==> flow/design.v <==
module led(
	input wire	[63:0] data,
	input wire			 btn,
	output wire	[31:0] dbg_led
	);
	reg [1:0] state;
	assign dbg_led[31] = (state == 0)?1'b0:1'b1;
	assign dbg_led[30:24] = LED(sel2(0, sel1(state, data)));
	assign dbg_led[23] = (state == 1)?1'b0:1'b1;
	assign dbg_led[22:16] = LED(sel2(1, sel1(state, data)));
	assign dbg_led[15] = (state == 2)?1'b0:1'b1;
	assign dbg_led[14:8] = LED(sel2(2, sel1(state, data)));
	assign dbg_led[7] = (state == 3)?1'b0:1'b1;
	assign dbg_led[6:0] = LED(sel2(3, sel1(state, data)));
	function [6:0] LED(input [3:0] in);
		begin
			case (in)
			4'h0: LED = ~7'b0111111;
			4'h1: LED = ~7'b0000110;
			4'h2: LED = ~7'b1011011;
			4'h3: LED = ~7'b1001111;
			4'h4: LED = ~7'b1100110;
			4'h5: LED = ~7'b1101101;
			4'h6: LED = ~7'b1111101;
			4'h7: LED = ~7'b0000111;
			4'h8: LED = ~7'b1111111;
			4'h9: LED = ~7'b1100111;
			4'ha: LED = ~7'b1110111;
			4'hb: LED = ~7'b1111100;
			4'hc: LED = ~7'b0111001;
			4'hd: LED = ~7'b1011110;
			4'he: LED = ~7'b1111001;
			4'hf: LED = ~7'b1110001;
			endcase
		end
	endfunction
	function [15:0] sel1(input [2:0] state, input [63:0] data);
		begin
			case (state)
			0: sel1 = data[63:48];
			1: sel1 = data[47:32];
			2: sel1 = data[31:16];
			3: sel1 = data[15:0];
			endcase
		end
	endfunction
	function [7:0] sel2(input [0:2] pos, input [15:0] data);
		case (pos)
		0: sel2 = data[15:12];
		1: sel2 = data[11:8];
		2: sel2 = data[7:4];
		3: sel2 = data[3:0];
		endcase
	endfunction
	always @(posedge btn)
		state <= state + 1'b1;
endmodule
---- Step by step through the tools: led ----
What the tools print for led, step after step.
Line numbers count from 1 in the design file above.
Operators carry their Yosys type and port widths (W data, S select, Z words).
Library cell names are shortened.
Not given: n/a
set-up
  top ..................................... led
  clock ................................... btn
  library ................................. sky130hd
  library corner .......................... tt_025C_1v80

---- After elaboration ----
Yosys after proc, flatten, opt, wreduce and memory -nomap, before mapping. Enables and synchronous resets that opt folds into registers are not counted as muxes. Memory bits, and registers merged into a memory's read port (data or address), are not among the register bits. Print and check cells are not counted. Equal cells are merged and count once.
Memory sizes are those after Yosys's memory passes, which may raise the word count (mostly to a power of two), join words into wider ones and drop unused or constant bits.
bit counts
  input port bits ......................... 65
  word-level cells ........................ 15
  register bits ........................... 2
  memories ................................ 4
  bits in read-only memories .............. 448
memory list
  memory           words  bits a word  rd ports  wr ports  line  source
  (no name shown)  16     7            1         0         17    case (in)
  (no name shown)  16     7            1         0         17
  (no name shown)  16     7            1         0         17
  (no name shown)  16     7            1         0         17
operators by class
  equal/unequal tests ..................... 3
  add/subtract/negate cells ............... 1
  mux-type cells .......................... 5
  reduce/logical cells .................... 1
operator list
  cell                   number
  $pmux W16 S4           1
  $eq A2 B2 Y1 const B   2
  $mux W1                4
  $add A2 B1 Y2 const B  1
  $eq A2 B1 Y1 const B   1
  $logic_not A2 Y1       1

---- Longest topological paths ----
Depth = most cells in a row (Yosys ltp): at word level without a register or memory, in the mapped netlist without a sequential cell, where the memories' decode and read muxes count.
depth
  depth in word-level cells ............... 2
  ABC_AREA ................................ 0
  mapped depth ............................ 13

---- After synthesis ----
Yosys stat after the flow's synthesis: flattened, memories mapped to cells. It holds for the ABC_AREA given above (unset counts as 0); a run with the other value may have another netlist.
The area totals of this step are shown rounded.
synthesis totals
  buffer cells ............................ 13
  sequential area ......................... 40.0 µm²
  cell count .............................. 196
  chip area (Yosys) ....................... 1610 µm²
  mapped flip-flops ....................... 2
cells by type
  cell       number  area in all (µm²)
  ha_1       29      362.848
  mux2i_1    19      190.182
  a222oi_1   16      160.154
  inv_1      24      90.086
  nor2b_1    11      68.816
  o22ai_1    10      62.56
  a21oi_1    12      60.058
  mux2_2     5       56.304
  o2bb2ai_1  6       52.55
  buf_6      4       45.043
  a221o_1    4       40.038
  dfxtp_1    2       40.038
  a211o_1    4       35.034
  xnor2_1    4       35.034
  o211a_1    3       30.029
  mux2i_2    2       27.526
  nor2_1     7       26.275
  or2_1      4       25.024
Other cell types: 15; their cells: 30.

---- Path before layout ----
Path of least setup slack by OpenSTA after synthesis, without wires, with an ideal clock, recovery checks aside; 20% of the period is set as input and as output delay. Where synthesis merged equal registers, the netlist keeps one of their names.
path post-synthesis
  path kind ............................... register to output
  from .................................... reg state[0]
  to ...................................... out dbg_led[3]
  buffers on the path ..................... 3
  period .................................. 3930 ps
  launch time at the first pin ............ 0 ps
  path slack .............................. 745 ps
  external output delay ................... 786 ps
  data required time ...................... 3144 ps
  arrival time ............................ 2399 ps
  path delay .............................. 2399 ps
  driving pins on the path ................ 13
  synthesis period reached ................ 3185 ps
"path delay" is the arrival time less input delay plus setup time.
At an output port there is no setup time.
"driving pins on the path": output pins that drive a net of the path, with the launching flip-flop's if there is one; two outputs of one cell count as two.
"synthesis period reached" = period - worst setup slack (recovery checks aside). The figure is calculated, with input and output delays left at 20% of the set period.
The rows between start and end are the longest chain of elaborated cells between them; the timing report does not say that the signal goes this way. Where chains are equally long, one stands for them.
Each line given opens the expression or statement behind the cell; cells for indexed reads and writes are added by Yosys, which also makes memories of some case tables.
A memory read counts as a cell of the chain, while the word-level depth stops at memories.
between the ends, post-synthesis
  cell sequence ........................... dfxtp_1 > inv_1 > ha_1 > buf_4 > inv_4 > buf_6 > clkbuf_1 > nor2_1 > a21oi_1 > ha_1 > a211oi_1 > a211o_1 > a21boi_1
  length of the longest elaborated chain .. 3
ends and longest elaborated chain, post-synthesis
  item             line  source
  start, declared  6     reg [1:0] state;
  start, assigned  56    state <= state + 1'b1;
  $eq A2 B2 Y1     39    case (state)
  $pmux W16 S4     39
  $mem_v2 Z16 W7   17    case (in)
  end, declared    4     output wire [31:0] dbg_led

---- Timing after layout ----
From the final timing report of flow run A: the path of least setup slack in the routed layout; clock arrival at registers is part of the times.
The report prints the path's times to 10 ps; the period is as set.
path post-layout
  path kind ............................... input to output
  from .................................... in data[19]
  to ...................................... out dbg_led[2]
  arrival time ............................ 2930 ps
  external output delay ................... 760 ps
  path slack .............................. 120 ps
  period .................................. 3810 ps
  driving pins on the path ................ 6
  launch time at the first pin ............ 760 ps
  buffers on the path ..................... 2
  data required time ...................... 3050 ps
The rows between start and end are the longest chain of elaborated cells between them; the timing report does not say that the signal goes this way. Where chains are equally long, one stands for them.
A memory read counts as a cell of the chain, while the word-level depth stops at memories.
between the ends, post-layout
  cell sequence ........................... clkdlybuf4s50_1 > a222oi_1 > a21oi_2 > or2_1 > o22ai_1 > clkdlybuf4s50_1
  length of the longest elaborated chain .. 2
ends and longest elaborated chain, post-layout
  item             line  source
  start, declared  2     input wire [63:0] data,
  $pmux W16 S4     39    case (state)
  $mem_v2 Z16 W7   17    case (in)
  end, declared    4     output wire [31:0] dbg_led

Subject: led on sky130hd, stored results

Hello all,

Stored flow runs of led (2 of them; Yosys, OpenROAD, sky130hd). They differ in their settings and are not a sequence. Constraints: input delay and output delay 20% of the set period each, output load 0.01 pF.
By "time on the worst setup path" is meant the share of the clock period that the worst setup path is allowed (20% is reserved at inputs, 20% at outputs), minus its slack. Clock arrival times at its registers enter into it.
"total design power" is the tool's figure for a default switching activity; nothing was simulated.
"time on the worst setup path" is given in steps of 10 ps.
The measured numbers are rounded.

======== flow run A ========
==> flow/run.sh <==
#!/bin/bash
# the make line also repeats the synthesis and layout settings of config.mk as NAME=value (left out here)
make -C /OpenROAD-flow-scripts/flow DESIGN_CONFIG=/design/flow/config.mk WORK_HOME=/design/flow/orfs CLKGATE_MAP_FILE= finish
==> flow/config.mk <==
export PLATFORM = sky130hd
export DESIGN_NAME = led
export DESIGN_NICKNAME = led
export VERILOG_FILES = /design/flow/design.v
export SDC_FILE = /design/flow/constraint.sdc
export NUM_CORES = 4
export LEC_CHECK = 0
export CAP_MARGIN = 20
export CELL_PAD_IN_SITES_DETAIL_PLACEMENT = 0
export CORE_MARGIN = 5
export CORE_UTILIZATION = 26
export GPL_ROUTABILITY_DRIVEN = 0
export MAX_ROUTING_LAYER = met4
export MIN_ROUTING_LAYER = met1
export PLACE_DENSITY = 0.66
export SLEW_MARGIN = 20
export TNS_END_PERCENT = 75
==> flow/constraint.sdc <==
create_clock -name core_clock -period 3.81 [get_ports {btn}]
set_input_delay 0.7620 -clock core_clock [delete_from_list [all_inputs] [get_ports {btn}]]
set_output_delay 0.7620 -clock core_clock [all_outputs]
set_load 0.01 [all_outputs]

-------- measured, flow run A --------
  final utilization ....................... 48.9 %
  total design power ...................... 275 µW
  die footprint ........................... 7870 µm²
  mapped cell area after synthesis ........ 1610 µm²
  time on the worst setup path ............ 2170 ps
  class of the worst setup path ........... input to output
  setup slack of the critical path ........ 118 ps

======== flow run B ========
==> flow/run.sh <==
#!/bin/bash
# the make line also repeats the synthesis and layout settings of config.mk as NAME=value (left out here)
make -C /OpenROAD-flow-scripts/flow DESIGN_CONFIG=/design/flow/config.mk WORK_HOME=/design/flow/orfs CLKGATE_MAP_FILE= finish
==> flow/config.mk <==
export PLATFORM = sky130hd
export DESIGN_NAME = led
export DESIGN_NICKNAME = led
export VERILOG_FILES = /design/flow/design.v
export SDC_FILE = /design/flow/constraint.sdc
export NUM_CORES = 4
export LEC_CHECK = 0
export CAP_MARGIN = 20
export CORE_ASPECT_RATIO = 0.69
export CORE_MARGIN = 2
export CORE_UTILIZATION = 59
export CTS_CLUSTER_DIAMETER = 169
export CTS_CLUSTER_SIZE = 24
export GPL_ROUTABILITY_DRIVEN = 0
export GPL_TIMING_DRIVEN = 1
export MIN_ROUTING_LAYER = met2
export SLEW_MARGIN = 40
==> flow/constraint.sdc <==
create_clock -name core_clock -period 3.54 [get_ports {btn}]
set_input_delay 0.7080 -clock core_clock [delete_from_list [all_inputs] [get_ports {btn}]]
set_output_delay 0.7080 -clock core_clock [all_outputs]
set_load 0.01 [all_outputs]

-------- flow run B --------
  no final report: placement broke off with GPL-0301

Thanks
