==> flow/design.v <==
module bus_adapter(
		input  wire        clk,              
		input  wire        reset_n,          
		input  wire [63:0] mem_address,
		input	 wire [1:0]  mem_datasize,	 
		input	 wire			 mem_read,
		output wire [63:0] mem_readdata,
		input  wire			 mem_write,
		input  wire [63:0] mem_writedata,
		output wire			 mem_done,
		output wire [27:0] d_address,        
		output wire [7:0]  d_byteenable,     
		output wire        d_read,           
		input  wire [63:0] d_readdata,       
		input  wire        d_waitrequest,    
		output wire        d_write,          
		output wire [63:0] d_writedata,      
		input  wire        d_readdatavalid   
	);
	logic			write_done;
	logic [1:0]	i_state;
	logic			i_request;
	logic [63:0]	i_readdata;
	logic [63:0]	i_writedata;
	logic [7:0]		i_byteenable;
	function [63:0] octa_swap (input [63:0] in);
		octa_swap = {	in[7:0], in[15:8],
							in[23:16], in[31:24],
							in[39:32], in[47:40],
							in[55:48], in[63:56]};
	endfunction
	assign mem_readdata = octa_swap(i_readdata);
	assign d_writedata = octa_swap(i_writedata);
	assign d_address = {mem_address[48], mem_address[26:3], 3'b000};
	assign i_request = ~i_state[1];
	assign d_read = mem_read & i_request;
	assign d_write = mem_write & i_request;
	assign d_byteenable = i_byteenable;
	assign mem_done = (i_state == 2) ? d_readdatavalid : write_done;
	always_comb begin
		case (mem_datasize)
		0:	begin
				i_byteenable = 1'b1 << mem_address[2:0];
				i_readdata = d_readdata << ((7 - mem_address[2:0]) << 3);
				i_writedata = mem_writedata << ((7 - mem_address[2:0]) << 3);
			end
		1:	begin
				i_byteenable = 2'b11 << (mem_address[2:1] * 2);
				i_readdata = d_readdata << ((3 - mem_address[2:1]) << 4);
				i_writedata = mem_writedata << ((3 - mem_address[2:1]) << 4);
			end
		2:	begin
				i_byteenable = 4'b1111 << (mem_address[2] * 4);
				i_readdata = d_readdata << ((1 - mem_address[2]) << 5);
				i_writedata = mem_writedata << ((1 - mem_address[2]) << 5);
			end
		3:	begin
				i_byteenable = 8'b11111111;
				i_readdata = d_readdata;
				i_writedata = mem_writedata;
			end
		endcase
	end
	always_ff @(posedge clk or negedge reset_n)
	begin
		if (reset_n == 0)
			begin
				i_state <= 0;
				write_done <= 0;
			end	
		else
			case (i_state)
			0:				 
				if (mem_read | mem_write)
					begin
						i_state <= 1;
					end
			1:		 
				if (d_waitrequest == 0)
					begin
						if (mem_read)
							i_state <= 2;
						else begin
							i_state <= 3;
							write_done <= 1;
						end
					end
			2:
				if (d_readdatavalid == 1)
					begin
						i_state <= 0;
					end
			3: begin
					i_state <= 0;
					write_done <= 0;
				end
			endcase
	end
endmodule
Tool chain data of bus_adapter
What the tools print for bus_adapter, step after step.
Lines are those of the file above, counted from 1.
Cell names lack the library's common part.
{ "setup": {"design": "bus_adapter", "clk_port": "clk", "lib": "sky130hd", "pvt_corner": "tt_025C_1v80"} }

Elaborated design
Source: Yosys, flattened and elaborated, memories not mapped. Widths are those after wreduce. Registers that Yosys merges into a memory's read port (data or address) are not register bits. Print and check cells do not count. Equal cells are merged and count once.
{ "classes": {"add_sub_neg": 3, "mul": 0, "n_div": 0, "compare": 0, "n_eq": 10, "shifts": 9, "mux": 12, "logic": 4, "n_reduce_logical": 6} }
{ "ops": {"columns": ["op", "n"], "rows": [
  ["parallel mux 64 bit (select 4 bit)", 2],
  ["<< shifter 64 x 32 -> 64 bit", 6],
  ["parallel mux 8 bit (select 4 bit)", 1],
  ["<< shifter 1 x 3 -> 8 bit with constant A", 1],
  ["== test 2 bit with constant B", 4],
  ["inequality test 2 bit with constant B", 4],
  ["<< shifter 2 x 3 -> 8 bit with constant A", 1],
  ["<< shifter 4 x 3 -> 8 bit with constant A", 1],
  ["parallel mux 2 bit (select 4 bit)", 1],
  ["two-way mux 2 bit", 3],
  ["== test 2 x 1 -> 1 bit with constant B", 2],
  ["zero test 2 bit", 2],
  ["subtractor 3 x 3 -> 4 bit with constant A", 1],
  ["AND reduction 4 bit", 1],
  ["nonzero test 4 bit", 1],
  ["two-way mux 1 bit", 4],
  ["subtractor 2 x 2 -> 3 bit with constant A", 1],
  ["AND reduction 3 bit", 1],
  ["subtractor 1 x 1 -> 2 bit with constant A", 1],
  ["bitwise AND 1 bit", 2],
  ["nonzero test 2 bit", 1],
  ["parallel mux 1 bit (select 2 bit)", 1],
  ["OR 1 bit", 1],
  ["inverter 1 bit", 1]
]} }
{ "word_totals": {"reg_bits": 3, "latch_bits": 0, "mem_bits_rw": 0, "romBits": 0, "clocked_rd_ports_x_width": 0, "mem_count": 0, "in_bits": 200, "out_inout_bits": 167, "elab_cells": 46} }

Longest topological paths
Depth = most cells in a row (Yosys ltp): at word level without a register or memory, in the mapped netlist without a sequential cell, where the memories' decode and read muxes count.
{ "depth": {"word_depth": 3, "ABC_AREA": 1, "depth_mapped": 9, "depth_no_buf": 7} }

Mapped cells and area
The flow's flattened synthesis, as Yosys stat reports it; memories are mapped. The netlist is that of the ABC_AREA named above (0 if unset); the other value can give another one.
{ "synth_totals": {"stdcells": 1113, "mapped_area_um2": 5270.1, "seqArea_um2": 75.1, "flip_flops": 3, "n_buf": 125} }
{ "types": {"columns": ["type", "n", "type_area_um2"], "rows": [
  ["nand3_1", 438, 2.19E+03],
  ["nand2_1", 379, 1.42E+03],
  ["buf_2", 51, 255.245],
  ["buf_4", 34, 255.245],
  ["inv_1", 53, 198.941],
  ["a22o_1", 16, 140.134],
  ["clkbuf_1", 30, 112.608],
  ["nor2_1", 30, 112.608],
  ["a22oi_1", 14, 105.101],
  ["a21oi_1", 20, 100.096],
  ["dfrtp_1", 3, 75.072],
  ["buf_6", 6, 67.565],
  ["o21ai_1", 12, 60.058],
  ["nand3_2", 5, 50.048],
  ["o21ai_0", 4, 20.019],
  ["buf_1", 4, 15.014],
  ["inv_2", 4, 15.014],
  ["nor2_2", 2, 12.512]
]} }
Other cell types: 8; their cells: 8.

Path before layout
Source: OpenSTA report_checks on the synthesized netlist (no wires, ideal clock, input and output delay 20% of the period each), path of least setup slack; recovery checks are left aside. Register names are those of the netlist, which keeps one name where synthesis merged equal registers.
{ "synth_timing": {"kind": "input port to output port", "start": "in mem_address[1]", "end": "out mem_readdata[16]", "tclk_ns": 2.86, "input_delay_ns": 0.572, "out_delay_ns": 0.572, "launch_ns": 0.572, "arrival_ns": 1.491, "required_ns": 2.288, "slack_ns": 0.797, "path_delay_ns": 0.919, "path_stages": 8, "path_buffers": 2, "period_less_setup_slack_ns": 2.063} }
"path_delay_ns" = arrival - input delay + setup time.
At an output port there is no setup time.
"path_stages": output pins that drive a net of the path, with the launching flip-flop's if there is one; two outputs of one cell count as two.
"period_less_setup_slack_ns" is the clock period less the worst setup slack; recovery checks do not enter. This is arithmetic on one report: input and output delays are still those of the set period (20% each).
Between the ends stands the longest chain of elaborated cells between them, by number of cells; it is not shown to be the way that was timed. Of several equally long chains one is given.
A line is the first line of the expression or statement that the cell stems from. Yosys adds cells for indexed reads and writes and turns some case tables into memories.
{ "synth_between": {"cell_sequence": "inv_1 nand2_1 nand2_1 buf_2 buf_2 nand3_1 nand3_1 nand3_1", "elab_chain_cells": 3, "cells_between": 5, "classes_between": "2 x add/sub; 2 x shift; 1 x mux"} }
{ "synth_lines": {"columns": ["element", "line_no", "text"], "rows": [
  ["start, declared", 4, "input wire [63:0] mem_address,"],
  ["subtractor 2 x 2 -> 3 bit", 49, "i_readdata = d_readdata << ((3 - mem_address[2:1]) << 4);"],
  ["<< shifter 64 x 32 -> 64 bit", 49, null],
  ["parallel mux 64 bit (select 4 bit)", 41, "case (mem_datasize)"],
  ["end, declared", 7, "output wire [63:0] mem_readdata,"]
]} }

Hand-over note for bus_adapter

Top module bus_adapter; platform sky130hd; tools Yosys and OpenROAD; 2 stored runs in no particular order. Input and output delays are each 20% of the period that was set; the output load is 0.01 pF.
[
  {
    "run": "run 1",
    "settings": { "period_ns": 3.2, "CORE_UTILIZATION": 72, "SETUP_SLACK_MARGIN": -0.18, "PLACE_DENSITY_LB_ADDON": 0.2, "CORE_MARGIN": 3, "CELL_PAD_IN_SITES_DETAIL_PLACEMENT": 1, "ABC_AREA": 1, "GPL_ROUTABILITY_DRIVEN": 1, "MAX_ROUTING_LAYER": "met5", "CAP_MARGIN": 20, "SLEW_MARGIN": 20 },
    "outcome": "unfinished; error PPL-0024 in placement"
  },
  {
    "run": "run 2",
    "settings": { "period_ns": 2.67, "CORE_UTILIZATION": 43, "SETUP_SLACK_MARGIN": -0.18, "PLACE_DENSITY_LB_ADDON": 0.17, "CELL_PAD_IN_SITES_GLOBAL_PLACEMENT": 1, "CELL_PAD_IN_SITES_DETAIL_PLACEMENT": 1, "TNS_END_PERCENT": 70, "ABC_AREA": 1, "CTS_CLUSTER_DIAMETER": 136, "SLEW_MARGIN": 20, "CAP_MARGIN": 20, "CORE_MARGIN": 2 },
    "outcome": "unfinished; error FLW-0024 in placement"
  }
]

End of note.
